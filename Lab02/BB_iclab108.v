==> flow/design.v <==
module BB(
    input clk,
    input rst_n,
    input in_valid,
    input [1:0] inning,    
    input half,            
    input [2:0] action,    
    output reg out_valid,   
    output reg [7:0] score_A,   
    output reg [7:0] score_B,   
    output reg [1:0] result     
);
reg base1, base2, base3;  
reg [3:0] score_A_calculate; 
reg [2:0] score_B_calculate;  
reg [1:0] out;
wire over;
assign over = (((action == 7) || (action == 6 )) && out == 2) || ((action == 6 && base1) && out > 0);
always @(posedge clk) begin
    if(in_valid)begin
        if(action <= 4) out <= out;
        else if(over && inning == 3 && half) out <= 3;
        else if(over) out <= 0;
        else if(action == 6 && base1) out <= {1'b1 ,out[0]};
        else out <= out + 1; 
    end
    else out <= 0;
end
always @(posedge clk)begin
    if(in_valid)begin
        if(action == 0 || action == 1) base1 <= 1;
        else if(action == 7 && out < 2) base1 <= base1;
        else base1 <= 0;
    end
    else base1 <= 0;
end
always @(posedge clk)begin
    if(in_valid)begin
        if(action == 2 || (action == 0 && base1)) base2 <= 1;
        else if(((action == 1) && out < 2) || action == 5) base2 <= base1;
        else if((action == 7 && out < 2) || action == 0) base2 <= base2;
        else base2 <= 0;
    end    
    else base2 <= 0;
end
always @(posedge clk) begin
    if(in_valid)begin
        if((action == 0 && base1 && base2) || (action == 1 && base2 && out < 2) || action == 3) base3 <= 1;
        else if((action == 1 && out == 2) || (action == 2 && out < 2)) base3 <= base1;
        else if((action == 5) || (action == 6 && out == 1 && !base1) || (action == 6 && out == 0)) base3 <= base2;
        else if(action == 0) base3 <= base3;
        else base3 <= 0;
    end
    else base3 <= 0;
end
reg [2:0] score;
always @(*) begin
    if(in_valid)begin
        if((action == 0 && base1 && base2 && base3) || (action == 5 && base3) || 
            (action == 6 && ((out == 1 && !base1) || (out == 0)) && base3)  || 
            (action == 7 && out < 2 && base3))
            score = 1;
        else if (action == 4)
            score =  base1 + base2 + base3 + 1;
        else if((action == 2 && out == 2) || action == 3) 
            score =  base1 + base2 + base3;
        else if((action == 1 && out == 2) || (action == 2 && out < 2)) 
            score = base2 + base3;
        else if((action == 1 && out < 2)) score = base3;
        else score = 0;
    end
    else score = 0;
end
reg B_stop_increase;
always @(posedge clk) begin
    if(in_valid && inning == 3 && !half && over && score_B_calculate > score_A_calculate) B_stop_increase <= 1;
    else if (in_valid && inning == 3 && half) B_stop_increase <= B_stop_increase;
    else B_stop_increase <= 0;
end
wire [3:0]score_temp;
assign score_temp = (((half) ? score_B_calculate : score_A_calculate) + score);
always @(posedge clk) begin
    if(in_valid)begin
        if(!half)score_A_calculate <= score_temp;
        else score_A_calculate <= score_A_calculate;
    end
    else if(out == 3) score_A_calculate <= score_A_calculate;
    else score_A_calculate <= 0;
end
always @(posedge clk) begin
    if(in_valid)begin
        if(half && !B_stop_increase)score_B_calculate <= score_temp;
        else score_B_calculate <= score_B_calculate;
    end
    else if(out == 3) score_B_calculate <= score_B_calculate;
    else score_B_calculate <= 0;
end
always @(posedge clk, negedge rst_n) begin
    if(!rst_n) out_valid <= 0;
    else out_valid <= out == 3;
end
always @(*) begin
    if(out_valid)begin
        score_A = score_A_calculate;
    end
    else score_A = 0;
end
always @(*) begin
    if(out_valid)begin
        score_B = score_B_calculate;
    end
    else score_B = 0;
end
always @(*) begin
    if(out_valid)begin
        if(score_A_calculate > score_B_calculate) result = 0;
        else if(score_A_calculate < score_B_calculate) result = 1;
        else result = 2;
    end
    else result = 0;
end
endmodule
Reports on BB
Tool output for the design above, in the order of the flow. Lines are those of the file above, counted from 1. The mark n/a stands for no value.

Top: BB. Clock port: clk. Standard-cell library: sky130hd. Timing corner: tt_025C_1v80.

Elaborated design
Yosys after proc, flatten, opt, wreduce and memory -nomap, before mapping. Memory bits, and registers merged into a memory's read port (data or address), are not among the register bits. Print and check cells are not counted.

For bits in writable memories the number is 0. The figure for bits in latches is 0. Output and inout port bits: 19. Under word width x clocked read ports stands 0. Under input bits stands 9. The figure for elaborated cells is 125. The entry for memory cells reads 0. For register bits the number is 14. The entry for memory bits (read-only) reads 0.

The figure for $add $sub $neg is 8. For multipliers the number is 0. Under div/mod/pow operators stands 0. The entry for reductions and logical operators reads 53. For muxes and demuxes the number is 30. Shifts and indexed selects: 0. Eq/ne operators: 18. Under magnitude comparators stands 6. The figure for bitwise gates (word level) is 1.

Operators by type and width (count): logical AND 1 bit (29); two-way mux 3 bit (8); two-way mux 4 bit (5); logical OR 1 bit (16); two-way mux 2 bit (7); == test 3 bit (second input constant) (4); two-way mux 1 bit (10); adder 1 x 1 -> 2 bit (3); adder 2 x 1 -> 3 bit (2); == test 2 bit (second input constant) (3); != test 2 bit (second input constant) (3); AND reduction 2 bit (3); == test 3 x 2 -> 1 bit (second input constant) (2); != test 3 bit (second input constant) (2); greater-than comparator 3 x 4 -> 1 bit (1); adder 4 x 3 -> 4 bit (1); greater-than comparator 4 x 3 -> 1 bit (1); < comparator 4 x 3 -> 1 bit (1); != test 4 x 3 -> 1 bit (second input constant) (1); zero test 1 bit (3); adder 3 x 1 -> 3 bit (second input constant) (1); == test 3 x 1 -> 1 bit (second input constant) (1); <= comparator 3 bit (second input constant) (1); zero test 3 bit (1); adder 2 x 1 -> 2 bit (second input constant) (1); greater-than comparator 2 x 1 -> 1 bit (second input constant) (1); == test 2 x 1 -> 1 bit (second input constant) (1); != test 2 x 1 -> 1 bit (second input constant) (1).

Other operator kinds: 3; their cells: 3.

Logic depth
Longest topological path by Yosys (ltp), each cell counted once; first at word level (registers and memories cut), then after technology mapping (sequential cells cut; the memories' decode and read muxes count).

Under depth in word-level cells stands 12. Under ABC_AREA stands 1. Under gate-level depth with buffers stands 16. For mapped depth without buffers the number is 16.

Netlist
The flow's flattened synthesis, as Yosys stat reports it; memories are mapped. The netlist is that of the ABC_AREA named above (0 if unset); the other value can give another one. Totals and module areas in this step are rounded.

Cells by type: sky130_fd_sc_hd__edfxtp_1 (count 7, total area 210.202 µm²); sky130_fd_sc_hd__ha_1 (count 14, total area 175.168 µm²); sky130_fd_sc_hd__nand2_1 (count 38, total area 142.637 µm²); sky130_fd_sc_hd__dfxtp_1 (count 6, total area 120.115 µm²); sky130_fd_sc_hd__inv_1 (count 28, total area 105.101 µm²); sky130_fd_sc_hd__buf_4 (count 9, total area 67.565 µm²); sky130_fd_sc_hd__nor2_1 (count 16, total area 60.058 µm²); sky130_fd_sc_hd__nand3_2 (count 5, total area 50.048 µm²); sky130_fd_sc_hd__nand3_1 (count 9, total area 45.043 µm²); sky130_fd_sc_hd__fa_1 (count 2, total area 40.038 µm²); sky130_fd_sc_hd__buf_6 (count 3, total area 33.782 µm²); sky130_fd_sc_hd__nand4_1 (count 5, total area 31.28 µm²); sky130_fd_sc_hd__a21oi_1 (count 6, total area 30.029 µm²); sky130_fd_sc_hd__o21ai_0 (count 6, total area 30.029 µm²); sky130_fd_sc_hd__dfrtp_1 (count 1, total area 25.024 µm²); sky130_fd_sc_hd__o211ai_2 (count 2, total area 25.024 µm²); sky130_fd_sc_hd__o21ai_1 (count 5, total area 25.024 µm²); sky130_fd_sc_hd__a211oi_1 (count 3, total area 22.522 µm²).

Other cell types: 15; their cells: 24.

The figure for cell area after synthesis is 0.0014 mm². Sequential part of the area: 0.000355 mm². Cell count: 189. Under flip-flop cells stands 14. The figure for buffer cells is 14.

Worst setup path after synthesis
OpenSTA on the mapped netlist: ideal clock, no wires. The path of least setup slack (recovery checks aside). Input and output delay are each 20% of the period. Register names are those of the netlist, which keeps one name where synthesis merged equal registers.

Path kind: reg2reg. Start: reg base1. End: reg (no name shown). The entry for time at the first pin reads 0.000 ns. For library setup time the number is 0.267 ns. For path delay the number is 2.422 ns. The figure for path buffers is 0. The figure for required time is 2.333 ns. The entry for stages reads 14. Period: 2.6 ns. For path slack the number is 0.179 ns. The entry for arrival reads 2.155 ns. For synthesis period reached the number is 2.421 ns.

"path delay" = arrival - input delay + setup time. "stages": output pins that drive a net of the path, with the launching flip-flop's if there is one; two outputs of one cell count as two. "synthesis period reached" = period - worst setup slack (recovery checks aside). The figure is calculated, with input and output delays left at 20% of the set period. Between the ends stands the longest chain of elaborated cells between them, by number of cells; it is not shown to be the way that was timed. Of several equally long chains one is given. Each line given opens the expression or statement behind the cell; cells for indexed reads and writes are added by Yosys, which also makes memories of some case tables. A register here has more assigning lines than the two given.

Cell sequence: sky130_fd_sc_hd__dfxtp_1 -> sky130_fd_sc_hd__inv_2 -> sky130_fd_sc_hd__ha_1 -> sky130_fd_sc_hd__inv_1 -> sky130_fd_sc_hd__ha_1 -> sky130_fd_sc_hd__ha_1 -> sky130_fd_sc_hd__or2_1 -> sky130_fd_sc_hd__nand3_2 -> sky130_fd_sc_hd__inv_2 -> sky130_fd_sc_hd__ha_1 -> sky130_fd_sc_hd__nand2_1 -> sky130_fd_sc_hd__nor2_1 -> sky130_fd_sc_hd__a211oi_1 -> sky130_fd_sc_hd__a21oi_1. The entry for length of the longest elaborated chain reads 12. For elaborated cells between the ends (all ways) the number is 23. Those cells by class: 6 x add/sub; 6 x mux; 11 x reduce/logical.

Ends and longest elaborated chain, after synthesis: from (decl) (line 13) `reg base1, base2, base3;`; from (assign) (line 31) `if(action == 0 || action == 1) base1 <= 1;`; from (assign) (line 32) `else if(action == 7 && out < 2) base1 <= base1;`; zero test 1 bit (line 60) `(action == 6 && ((out == 1 && !base1) || (out == 0)) && base3)  ||`; logical AND 1 bit (line 60); logical OR 1 bit (line 60); logical AND 1 bit (2 in a row) (line 60); logical OR 1 bit (2 in a row) (line 59) `if((action == 0 && base1 && base2 && base3) || (action == 5 && base3) ||`; two-way mux 3 bit (line 59); two-way mux 3 bit (line 58) `if(in_valid)begin`; adder 4 x 3 -> 4 bit (line 81); two-way mux 4 bit (line 84); two-way mux 4 bit (line 83) `if(in_valid)begin`; to (assign) (line 84); to (assign) (line 85); to (decl) (line 14).

Timing after layout
Path of least setup slack in the final report of stored run 1 (OpenROAD, finished layout, wires in). Where an end is a register, its clock arrival counts in the times.

Path kind: in2reg. Start: in action[0]. End: reg (no name shown). Period: 3.13 ns. The entry for time at the first pin reads 0.63 ns. The entry for stages reads 13. The entry for arrival reads 2.86 ns. The figure for required time is 3.13 ns. For library setup time the number is 0.25 ns. The figure for path buffers is 1. External input delay: 0.63 ns. For path slack the number is 0.27 ns.

Between the ends stands the longest chain of elaborated cells between them, by number of cells; it is not shown to be the way that was timed. Of several equally long chains one is given.

Cell sequence: sky130_fd_sc_hd__clkdlybuf4s50_1 -> sky130_fd_sc_hd__nor2_2 -> sky130_fd_sc_hd__nand4_1 -> sky130_fd_sc_hd__nand2_1 -> sky130_fd_sc_hd__o21ai_1 -> sky130_fd_sc_hd__nand2_1 -> sky130_fd_sc_hd__nor2_1 -> sky130_fd_sc_hd__nor2_1 -> sky130_fd_sc_hd__ha_1 -> sky130_fd_sc_hd__inv_1 -> sky130_fd_sc_hd__fa_1 -> sky130_fd_sc_hd__xor2_1 -> sky130_fd_sc_hd__nor2_1. The entry for length of the longest elaborated chain reads 12. For elaborated cells between the ends (all ways) the number is 34. Those cells by class: 1 x add/sub; 7 x eq/ne; 8 x mux; 18 x reduce/logical.

Ends and longest elaborated chain, after layout: from (decl) (line 7) `input [2:0] action,`; zero test 3 bit (line 59) `if((action == 0 && base1 && base2 && base3) || (action == 5 && base3) ||`; logical AND 1 bit (3 in a row) (line 59); logical OR 1 bit (3 in a row) (line 59); two-way mux 3 bit (line 59); two-way mux 3 bit (line 58) `if(in_valid)begin`; adder 4 x 3 -> 4 bit (line 81); two-way mux 4 bit (line 84); two-way mux 4 bit (line 83) `if(in_valid)begin`; to (assign) (line 84); to (assign) (line 85); to (decl) (line 14).

Memo
Re: implementation data of BB

Measured results for BB: 2 stored runs of the Yosys and OpenROAD flow on sky130hd. The settings differ; the order carries no meaning. The constraints put input and output delay at 20% of the set period each and load the outputs with 0.01 pF. "reached clock period" means the clock period less the worst setup slack. The figure is calculated, with input and output delays left at 20% of the set period. "allowed time less slack (worst setup path)" is the time allowed to the run's worst setup path (the clock period less input and output delay, where it has them) less its slack. Clock arrival times count: a late capture clock shortens it, a late launch clock lengthens it. "total power of the final layout" is the tool's figure for a default switching activity; nothing was simulated. Values from the reports are rounded here.

Files of stored run 1:
==> flow/run.sh <==
#!/bin/bash
# the make line also repeats the synthesis and layout settings of config.mk as NAME=value (left out here)
make -C /OpenROAD-flow-scripts/flow DESIGN_CONFIG=/design/flow/config.mk WORK_HOME=/design/flow/orfs CLKGATE_MAP_FILE= finish
==> flow/config.mk <==
export PLATFORM = sky130hd
export DESIGN_NAME = BB
export DESIGN_NICKNAME = BB
export VERILOG_FILES = /design/flow/design.v
export SDC_FILE = /design/flow/constraint.sdc
export NUM_CORES = 4
export LEC_CHECK = 0
export ABC_AREA = 1
export CAP_MARGIN = 20
export CELL_PAD_IN_SITES_GLOBAL_PLACEMENT = 2
export CORE_MARGIN = 2
export CORE_UTILIZATION = 24
export CTS_CLUSTER_DIAMETER = 117
export GPL_ROUTABILITY_DRIVEN = 0
export GPL_TIMING_DRIVEN = 1
export MAX_ROUTING_LAYER = met5
export MIN_ROUTING_LAYER = met1
export SETUP_SLACK_MARGIN = -0.12
export SLEW_MARGIN = 15
export TNS_END_PERCENT = 20
==> flow/constraint.sdc <==
create_clock -name core_clock -period 3.13 [get_ports {clk}]
set_input_delay 0.6260 -clock core_clock [delete_from_list [all_inputs] [get_ports {clk}]]
set_output_delay 0.6260 -clock core_clock [all_outputs]
set_load 0.01 [all_outputs]

Results of stored run 1. For the allowed time less slack (worst setup path) the run shows 2.24 ns. Worst setup path type: in2reg. The die outline area stands at 0.00645 mm². The setup slack of the critical path comes to 0.268 ns. The cell area after synthesis stands at 0.0014 mm². The standard-cell area after layout comes to 0.00169 mm². The setup total negative slack reads 0.000 ns. For the utilization after routing the run shows 30.2 %. The total power of the final layout is 538 uW. The worst hold slack in the final report stands at 0.479 ns. The reached clock period reads 2.862 ns.

Files of stored run 2:
==> flow/run.sh <==
#!/bin/bash
# the make line also repeats the synthesis and layout settings of config.mk as NAME=value (left out here)
make -C /OpenROAD-flow-scripts/flow DESIGN_CONFIG=/design/flow/config.mk WORK_HOME=/design/flow/orfs CLKGATE_MAP_FILE= finish
==> flow/config.mk <==
export PLATFORM = sky130hd
export DESIGN_NAME = BB
export DESIGN_NICKNAME = BB
export VERILOG_FILES = /design/flow/design.v
export SDC_FILE = /design/flow/constraint.sdc
export NUM_CORES = 4
export LEC_CHECK = 0
export CAP_MARGIN = 0
export CELL_PAD_IN_SITES_DETAIL_PLACEMENT = 1
export CELL_PAD_IN_SITES_GLOBAL_PLACEMENT = 0
export CORE_MARGIN = 2
export CORE_UTILIZATION = 56
export GPL_TIMING_DRIVEN = 1
export MAX_ROUTING_LAYER = met5
export SLEW_MARGIN = 20
==> flow/constraint.sdc <==
create_clock -name core_clock -period 3.03 [get_ports {clk}]
set_input_delay 0.6060 -clock core_clock [delete_from_list [all_inputs] [get_ports {clk}]]
set_output_delay 0.6060 -clock core_clock [all_outputs]
set_load 0.01 [all_outputs]

Outcome of stored run 2: did not finish, placement stopped with DPL-0033.
