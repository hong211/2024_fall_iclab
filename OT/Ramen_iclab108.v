==> flow/design.v <==
module Ramen(
    input clk, 
    input rst_n, 
    input in_valid,
    input selling,
    input portion, 
    input [1:0] ramen_type,
    output reg out_valid_order,
    output reg success,
    output reg out_valid_tot,
    output reg [27:0] sold_num,
    output reg [14:0] total_gain
);
parameter TONKOTSU = 0;
parameter TONKOTSU_SOY = 1;
parameter MISO = 2;
parameter MISO_SOY = 3;
parameter NOODLE_INIT = 12000;
parameter BROTH_INIT = 41000;
parameter TONKOTSU_SOUP_INIT =  9000;
parameter MISO_INIT = 1000;
parameter SOY_SAUSE_INIT = 1500;
parameter IDLE = 0;
parameter BUY = 1;
parameter OUTPUT = 2;
reg [1:0]cs, ns;
reg [1:0] ramen_type_reg;
reg portion_reg;
reg [15:0] noodle, broth, tonkotsu_soup, miso, soy_sause;
reg [15:0] noodle_next, broth_next, tonkotsu_soup_next, miso_next, soy_sause_next;
reg [2:0] cnt;
reg [6:0] tonku,tonku_soy,mi, mi_soy;
always @(posedge clk, negedge rst_n) begin
    if(~rst_n)begin
        ramen_type_reg <= 0;
        portion_reg <= 0;
    end
    else begin
        if(in_valid && cnt == 0)begin
          ramen_type_reg <= ramen_type;
        end
        else begin
          ramen_type_reg <= ramen_type_reg;
        end
        if(in_valid && cnt == 1)begin
          portion_reg <= portion;
        end
        else begin
          portion_reg <= portion_reg;
        end
    end
end
always @(posedge clk, negedge rst_n) begin
    if(~rst_n)begin
       cnt <= 0;
    end
    else if(cnt == 3)begin
      cnt <= 0;
    end
    else if(cnt != 0 || in_valid)begin
      cnt <= cnt + 1;
    end
    else begin
      cnt <= 0;
    end
end
always @(posedge clk, negedge rst_n) begin
    if(~rst_n)begin
      cs <= IDLE;
    end
    else begin
      cs <= ns;
    end
end
always @(*) begin
    case (cs)
        IDLE: ns = (in_valid) ? BUY : IDLE;
        BUY: ns = (selling) ? BUY :  OUTPUT;
        OUTPUT : ns = IDLE;
        default: ns = IDLE;
    endcase
end
always @(posedge clk , negedge rst_n) begin
    if(~rst_n)begin
        noodle <= 0;
        broth <=0;
        tonkotsu_soup <= 0;
        soy_sause <= 0;
        miso <= 0;
    end
    else begin
        noodle <= noodle_next;
        broth <= broth_next;
        tonkotsu_soup <= tonkotsu_soup_next;
        soy_sause <= soy_sause_next;
        miso <= miso_next;
    end
end
always @(*) begin
    case (cs)
        IDLE:begin
            noodle_next = NOODLE_INIT;
        end 
        BUY:begin
            if(cnt == 3 && success)begin
                noodle_next = noodle - (portion_reg ? 150 : 100);
            end
            else begin
                noodle_next = noodle;
            end
        end
        OUTPUT:begin
            noodle_next = NOODLE_INIT;
        end
        default: begin
            noodle_next = 0;
        end
    endcase
end
always @(*) begin
    case (cs)
        IDLE:begin
            broth_next = BROTH_INIT;
        end 
        BUY:begin
            if(cnt == 3 && success)begin
                if(portion_reg == 0)begin
                    if(ramen_type_reg == MISO)begin
                        broth_next = broth - 400;
                    end
                    else begin
                        broth_next = broth - 300;
                    end
                end
                else begin
                    if(ramen_type_reg == MISO)begin
                        broth_next = broth - 650;
                    end
                    else begin
                        broth_next = broth - 500;
                    end
                end
            end
            else begin
                broth_next = broth;
            end
        end
        OUTPUT:begin
            broth_next = BROTH_INIT;
        end
        default: begin
            broth_next = 0;
        end
    endcase
end
always @(*) begin
    case (cs)
        IDLE:begin
            tonkotsu_soup_next = TONKOTSU_SOUP_INIT;
        end 
        BUY:begin
            if(cnt == 3 && success)begin
                if(portion_reg == 0)begin
                    if(ramen_type_reg == TONKOTSU)begin
                        tonkotsu_soup_next = tonkotsu_soup - 150;
                    end
                    else if(ramen_type_reg == TONKOTSU_SOY) begin
                        tonkotsu_soup_next = tonkotsu_soup - 100;
                    end
                    else if(ramen_type_reg == MISO) begin
                        tonkotsu_soup_next = tonkotsu_soup;
                    end
                    else begin
                        tonkotsu_soup_next = tonkotsu_soup - 70;
                    end
                end
               else begin
                    if(ramen_type_reg == TONKOTSU)begin
                        tonkotsu_soup_next = tonkotsu_soup - 200;
                    end
                    else if(ramen_type_reg == TONKOTSU_SOY) begin
                        tonkotsu_soup_next = tonkotsu_soup - 150;
                    end
                    else if(ramen_type_reg == MISO) begin
                        tonkotsu_soup_next = tonkotsu_soup;
                    end
                    else begin
                        tonkotsu_soup_next = tonkotsu_soup - 100;
                    end
               end
            end
            else begin
                tonkotsu_soup_next = tonkotsu_soup;
            end
        end
        OUTPUT:begin
            tonkotsu_soup_next = TONKOTSU_SOUP_INIT;
        end
        default: begin
            tonkotsu_soup_next = 0;
        end
    endcase
end
always @(*) begin
    case (cs)
        IDLE:begin
            soy_sause_next = SOY_SAUSE_INIT;
        end 
        BUY:begin
            if(cnt == 3 && success)begin 
                if(portion_reg == 0)begin
                    if(ramen_type_reg == TONKOTSU)begin
                        soy_sause_next = soy_sause;
                    end
                    else if(ramen_type_reg == TONKOTSU_SOY) begin
                        soy_sause_next = soy_sause - 30;
                    end
                    else if(ramen_type_reg == MISO) begin
                        soy_sause_next = soy_sause;
                    end
                    else begin
                        soy_sause_next = soy_sause - 15;
                    end
                end
               else begin
                    if(ramen_type_reg == TONKOTSU)begin
                        soy_sause_next = soy_sause;
                    end
                    else if(ramen_type_reg == TONKOTSU_SOY) begin
                        soy_sause_next = soy_sause - 50;
                    end
                    else if(ramen_type_reg == MISO) begin
                        soy_sause_next = soy_sause;
                    end
                    else begin
                        soy_sause_next = soy_sause - 25;
                    end
               end
            end
            else begin
                soy_sause_next = soy_sause;
            end
        end
        OUTPUT:begin
            soy_sause_next = SOY_SAUSE_INIT;
        end
        default: begin
            soy_sause_next = 0;
        end
    endcase
end
always @(*) begin
    case (cs)
        IDLE:begin
            miso_next = MISO_INIT;
        end 
        BUY:begin
            if(cnt == 3 && success)begin 
               if(portion_reg == 0)begin
                    if(ramen_type_reg == TONKOTSU)begin
                        miso_next = miso;
                    end
                    else if(ramen_type_reg == TONKOTSU_SOY) begin
                        miso_next = miso;
                    end
                    else if(ramen_type_reg == MISO) begin
                        miso_next = miso - 30;
                    end
                    else begin
                        miso_next = miso - 15;
                    end
                end
               else begin
                    if(ramen_type_reg == TONKOTSU)begin
                        miso_next = miso;
                    end
                    else if(ramen_type_reg == TONKOTSU_SOY) begin
                        miso_next = miso;
                    end
                    else if(ramen_type_reg == MISO) begin
                        miso_next = miso  - 50;
                    end
                    else begin
                        miso_next = miso - 25;
                    end
               end
            end
            else begin
                miso_next = miso;
            end
        end
        OUTPUT:begin
            miso_next = MISO_INIT;
        end
        default: begin
            miso_next = 0;
        end
    endcase
end
always @(*) begin
    if(cs == BUY && cnt == 3)begin
        out_valid_order = 1;
        if(portion_reg == 0)begin
            if(ramen_type_reg == TONKOTSU)begin
                success = (noodle >= 100) && (broth >= 300) && (tonkotsu_soup >= 150);
            end
            else if(ramen_type_reg == TONKOTSU_SOY)begin
                success = (noodle >= 100) && (broth >= 300) && (tonkotsu_soup >= 100) && (soy_sause >= 30);
            end
            else if(ramen_type_reg == MISO)begin
                success = (noodle >= 100) && (broth >= 400)&& (miso >= 30);
            end
            else begin
                success = (noodle >= 100) && (broth >= 300) && (tonkotsu_soup >= 70) && (soy_sause >= 15) && (miso >= 15);
            end
        end
         else begin
            if(ramen_type_reg == TONKOTSU)begin
                success = (noodle >= 150) && (broth >= 500) && (tonkotsu_soup >= 200);
            end
            else if(ramen_type_reg == TONKOTSU_SOY)begin
                success = (noodle >= 150) && (broth >= 500) && (tonkotsu_soup >= 150) && (soy_sause >= 50);
            end
            else if(ramen_type_reg == MISO)begin
                success = (noodle >= 150) && (broth >= 650)&& (miso >= 50);
            end
            else begin
                success = (noodle >= 150) && (broth >= 500) && (tonkotsu_soup >= 100) && (soy_sause >= 25) && (miso >= 25);
            end
        end
    end
    else begin
        out_valid_order = 0;
        success = 0;
    end
end
always @(posedge clk, negedge rst_n) begin
    if(~rst_n)begin
        tonku <= 0;
    end
    else begin
        if(cs == IDLE)begin
            tonku <= 0;
        end
        else if(cs == BUY && cnt == 3 && success && ramen_type_reg == TONKOTSU) begin
            tonku <= tonku + 1;
        end
        else begin
            tonku <= tonku;
        end
    end
end
always @(posedge clk, negedge rst_n) begin
    if(~rst_n)begin
        tonku_soy <= 0;
    end
    else begin
        if(cs == IDLE)begin
            tonku_soy <= 0;
        end
        else if(cs == BUY && cnt == 3 && success && ramen_type_reg == TONKOTSU_SOY) begin
            tonku_soy <= tonku_soy + 1;
        end
        else begin
            tonku_soy <= tonku_soy;
        end
    end
end
always @(posedge clk, negedge rst_n) begin
    if(~rst_n)begin
        mi <= 0;
    end
    else begin
        if(cs == IDLE)begin
            mi <= 0;
        end
        else if(cs == BUY && cnt == 3 && success && ramen_type_reg == MISO) begin
            mi <= mi + 1;
        end
        else begin
            mi <= mi;
        end
    end
end
always @(posedge clk, negedge rst_n) begin
    if(~rst_n)begin
        mi_soy <= 0;
    end
    else begin
        if(cs == IDLE)begin
            mi_soy <= 0;
        end
        else if(cs == BUY && cnt == 3 && success && ramen_type_reg == MISO_SOY) begin
            mi_soy <= mi_soy + 1;
        end
        else begin
            mi_soy <= mi_soy;
        end
    end
end
always @(*) begin
    if(cs == OUTPUT)begin
        sold_num = {tonku, tonku_soy, mi, mi_soy};
    end
    else begin
        sold_num = 0;
    end
end
always @(*) begin
    if(cs == OUTPUT)begin
        total_gain = tonku * 200 + tonku_soy * 250 + mi * 200 + mi_soy * 250;
    end
    else begin
        total_gain = 0;
    end
end
always @(*) begin
    if(cs == OUTPUT)begin
        out_valid_tot = 1;
    end
    else begin
        out_valid_tot = 0;
    end
end
endmodule
# Reports on Ramen

What the tools print for Ramen, step after step.
Lines are those of the file above, counted from 1.
Operators carry their Yosys type and port widths (W data, S select, Z words).
Cell names lack the library's common part.
The mark n/a stands for no value.

Top module: Ramen
Clock: clk
Library: sky130hd
Timing corner: tt_025C_1v80

# After elaboration

Yosys after proc, flatten, opt, wreduce and memory -nomap, before mapping. Memory bits, and registers merged into a memory's read port (data or address), are not among the register bits. Print and check cells are not counted. Equal cells are merged and count once.

Output and inout bits: 46
Cells after elaboration: 172
Flip-flop bits (word level): 116

Muxes and demuxes: 60
$add $sub $neg: 25
Magnitude comparators: 18
Equality and inequality tests: 12
Reductions and logical operators: 40
Multiply operators: 4

Operators with widths:

| kind                     | number |
| $mux W16                 | 29 |
| $mul A7 B7 Y14 const B   | 2 |
| $pmux W16 S2             | 5 |
| $mul A7 B5 Y12 const B   | 2 |
| $sub A16 B5 Y16 const B  | 4 |
| $ge A16 B5 Y1 const B    | 4 |
| $mux W7                  | 8 |
| $ge A16 B7 Y1 const B    | 3 |
| $ge A16 B8 Y1 const B    | 3 |
| $sub A16 B9 Y16 const B  | 3 |
| $ge A16 B9 Y1 const B    | 3 |
| $add A15 B15 Y15         | 3 |
| $sub A16 B4 Y16 const B  | 2 |
| $ge A16 B4 Y1 const B    | 2 |
| $sub A16 B6 Y16 const B  | 2 |
| $ge A16 B6 Y1 const B    | 2 |
| $sub A16 B7 Y16 const B  | 2 |
| $sub A16 B8 Y16 const B  | 2 |
| $add A7 B1 Y7 const B    | 4 |
| $mux W28                 | 1 |
| $logic_and A1 B1 Y1      | 27 |
| $sub A16 B10 Y16 const B | 1 |
| $ge A16 B10 Y1 const B   | 1 |
| $sub A16 B8 Y16          | 1 |
| $mux W15                 | 1 |
| $mux W1                  | 11 |
| $reduce_bool A2 Y1       | 4 |
| $mux W8                  | 1 |

Other operator kinds: 18; their cells: 26.

# Depth

Depth = most cells in a row (Yosys ltp): at word level without a register or memory, in the mapped netlist without a sequential cell, where the memories' decode and read muxes count.

Depth in word-level cells: 14
ABC_AREA: 0
Mapped depth: 26
Depth with buffers taken out: 26

# Netlist

Yosys stat after the flow's synthesis: flattened, memories mapped to cells. It holds for the ABC_AREA given above (unset counts as 0); a run with the other value may have another netlist.
Totals and module areas in this step are rounded.

Cells by type:

| type     | number |
| dfrtp_1  | 113 |
| ha_1     | 179 |
| fa_1     | 62 |
| xnor2_1  | 73 |
| inv_1    | 170 |
| a21oi_1  | 94 |
| o21ai_0  | 84 |
| nor2_1   | 96 |
| nand2_1  | 94 |
| and2_1   | 49 |
| mux2i_1  | 29 |
| clkbuf_1 | 68 |
| nand3_1  | 48 |
| xor2_1   | 23 |
| nor3_1   | 40 |
| or3_1    | 31 |
| a311oi_2 | 11 |
| o211ai_1 | 22 |

Other cell types: 66; their cells: 362.

Flip-flops: 114
Cell count: 1,648
Sequential part of the area: 2,854 um2
Mapped area: 14,010 um2

# Path before layout

Source: OpenSTA report_checks on the synthesized netlist (no wires, ideal clock, input and output delay 20% of the period each), path of least setup slack; recovery checks are left aside. Register names are those of the netlist, which keeps one name where synthesis merged equal registers.

Path kind: register -> output
Start: reg mi_soy[0]
End: out total_gain[14]
Path delay: 6.332 ns
Clock period: 12.4 ns
Buffers on the path: 0
Time at the first pin: 0.000 ns
Setup slack: 3.588 ns
Arrival time: 6.332 ns
Driving pins on the path: 25
Data required time: 9.920 ns
Period reached after synthesis: 8.812 ns

"path delay" is the arrival time less input delay plus setup time.
A path that ends at an output port has no setup time.
"driving pins on the path" counts driving pins, that of a launching flip-flop among them; a cell with two outputs on the path counts twice.
"period reached after synthesis" = period - worst setup slack (recovery checks aside). The figure is calculated, with input and output delays left at 20% of the set period.
Between the ends stands the longest chain of elaborated cells between them, by number of cells; it is not shown to be the way that was timed. Of several equally long chains one is given.
Each line given opens the expression or statement behind the cell; cells for indexed reads and writes are added by Yosys, which also makes memories of some case tables.
At most two assigning lines are given for a register; there are more.

Cells stage by stage: dfrtp_1 fa_1 xor2_1 ha_1 inv_1 fa_1 fa_1 inv_1 ha_1 inv_1 o21bai_1 a21oi_1 o21bai_1 a21oi_1 nor3_1 a311oi_1 fa_1 fa_1 xnor2_1 xnor2_1 xnor2_1 xnor3_1 xnor2_1 xnor3_1 and2_1
Cells in the longest elaborated chain: 3
Elaborated cells between the ends (all ways): 3
RTL lines with such cells: 2
Classes of those cells: add/sub (1); mul (1); mux (1)

RTL lines, path after synthesis:

| element            | RTL line | source |
| start: declaration | 32       | `reg [6:0] tonku,tonku_soy,mi, mi_soy;` |
| start: assignment  | 394      | `mi_soy <= mi_soy + 1;` |
| start: assignment  | 397      | `mi_soy <= mi_soy;` |
| $mul A7 B7 Y14     | 411      | `total_gain = tonku * 200 + tonku_soy * 250 + mi * 200 + mi_soy * 250;` |
| $add A15 B15 Y15   | 411      |  |
| $mux W15           | 410      | `if(cs == OUTPUT)begin` |
| end: declaration   | 12       | `output reg [14:0] total_gain` |

# Path in the finished layout

From the final timing report of run 1: the path of least setup slack in the routed layout; clock arrival at registers is part of the times.

Path kind: register -> output
Start: reg mi_soy[0]
End: out total_gain[14]
Clock period: 6.75 ns
Buffers on the path: 2
Driving pins on the path: 27
Data required time: 5.40 ns
Arrival time: 6.73 ns
Time at the first pin: 0.45 ns
Setup slack: -1.33 ns

Between the ends stands the longest chain of elaborated cells between them, by number of cells; it is not shown to be the way that was timed. Of several equally long chains one is given.
At most two assigning lines are given for a register; there are more.

Cells stage by stage: dfrtp_4 fa_1 xor2_1 ha_1 inv_1 fa_1 fa_1 inv_2 ha_4 buf_4 o2111ai_2 nand4b_1 xor2_2 fa_1 inv_2 fa_1 inv_2 ha_4 and2_4 o21ai_4 o31ai_4 o21ai_2 nand2b_1 a21oi_1 xnor3_1 and2_4 buf_2
Cells in the longest elaborated chain: 3
Elaborated cells between the ends (all ways): 3
RTL lines with such cells: 2
Classes of those cells: add/sub (1); mul (1); mux (1)

RTL lines, path after layout:

| element            | RTL line | source |
| start: declaration | 32       | `reg [6:0] tonku,tonku_soy,mi, mi_soy;` |
| start: assignment  | 394      | `mi_soy <= mi_soy + 1;` |
| start: assignment  | 397      | `mi_soy <= mi_soy;` |
| $mul A7 B7 Y14     | 411      | `total_gain = tonku * 200 + tonku_soy * 250 + mi * 200 + mi_soy * 250;` |
| $add A15 B15 Y15   | 411      |  |
| $mux W15           | 410      | `if(cs == OUTPUT)begin` |
| end: declaration   | 12       | `output reg [14:0] total_gain` |

==> runs of Ramen <==
Stored flow runs of Ramen (2 of them; Yosys, OpenROAD, sky130hd). They differ in their settings and are not a sequence. Constraints: input delay and output delay 20% of the set period each, output load 0.01 pF.
"clock period achieved" means the clock period less the worst setup slack. The figure is calculated, with input and output delays left at 20% of the set period.
"time on the worst setup path" means the part of the period allowed to the worst setup path (the constraints hold back 20% at inputs and 20% at outputs) less its slack; where the path has registers, the arrival times of their clocks count too.
"total power of the final layout" rests on the timing tool's default activity at the inputs, not on a simulated workload.
The measured numbers are rounded.
Settings: . = not set for that run.
A result given as . is not shown for that run.

| setting or result                      | run 1              | run 2 |
| period_ns                              | 6.75               | 14.8  |
| CORE_UTILIZATION                       | 17                 | 61    |
| SETUP_SLACK_MARGIN                     | -0.27              | 3.5   |
| PLACE_DENSITY_LB_ADDON                 | 0.06               | 0.17  |
| CELL_PAD_IN_SITES_DETAIL_PLACEMENT     | 2                  | 1     |
| GPL_TIMING_DRIVEN                      | 0                  | .     |
| CTS_CLUSTER_DIAMETER                   | 31                 | .     |
| CAP_MARGIN                             | 20                 | 20    |
| CORE_MARGIN                            | 2                  | 2     |
| SLEW_MARGIN                            | 20                 | 20    |
| CELL_PAD_IN_SITES_GLOBAL_PLACEMENT     | .                  | 2     |
| CTS_CLUSTER_SIZE                       | .                  | 67    |
| MIN_ROUTING_LAYER                      | .                  | met1  |
| total power of the final layout (mW)   | 4.628              | .     |
| setup TNS (ns)                         | -5.269             | .     |
| worst setup slack after layout (ns)    | -1.334             | .     |
| post-route worst hold slack (ns)       | 0.476              | .     |
| clock period achieved (ns)             | 8.084              | .     |
| standard-cell area after routing (um2) | 17,320             | .     |
| time on the worst setup path (ns)      | 6.73               | .     |
| kind of the worst setup path           | register -> output | .     |
| utilization in the final report (%)    | 21.2               | .     |
| area of the die (um2)                  | 84,720             | .     |
| Yosys chip area after synthesis (um2)  | 14,010             | .     |

Run 2: incomplete, placement halted on FLW-0024
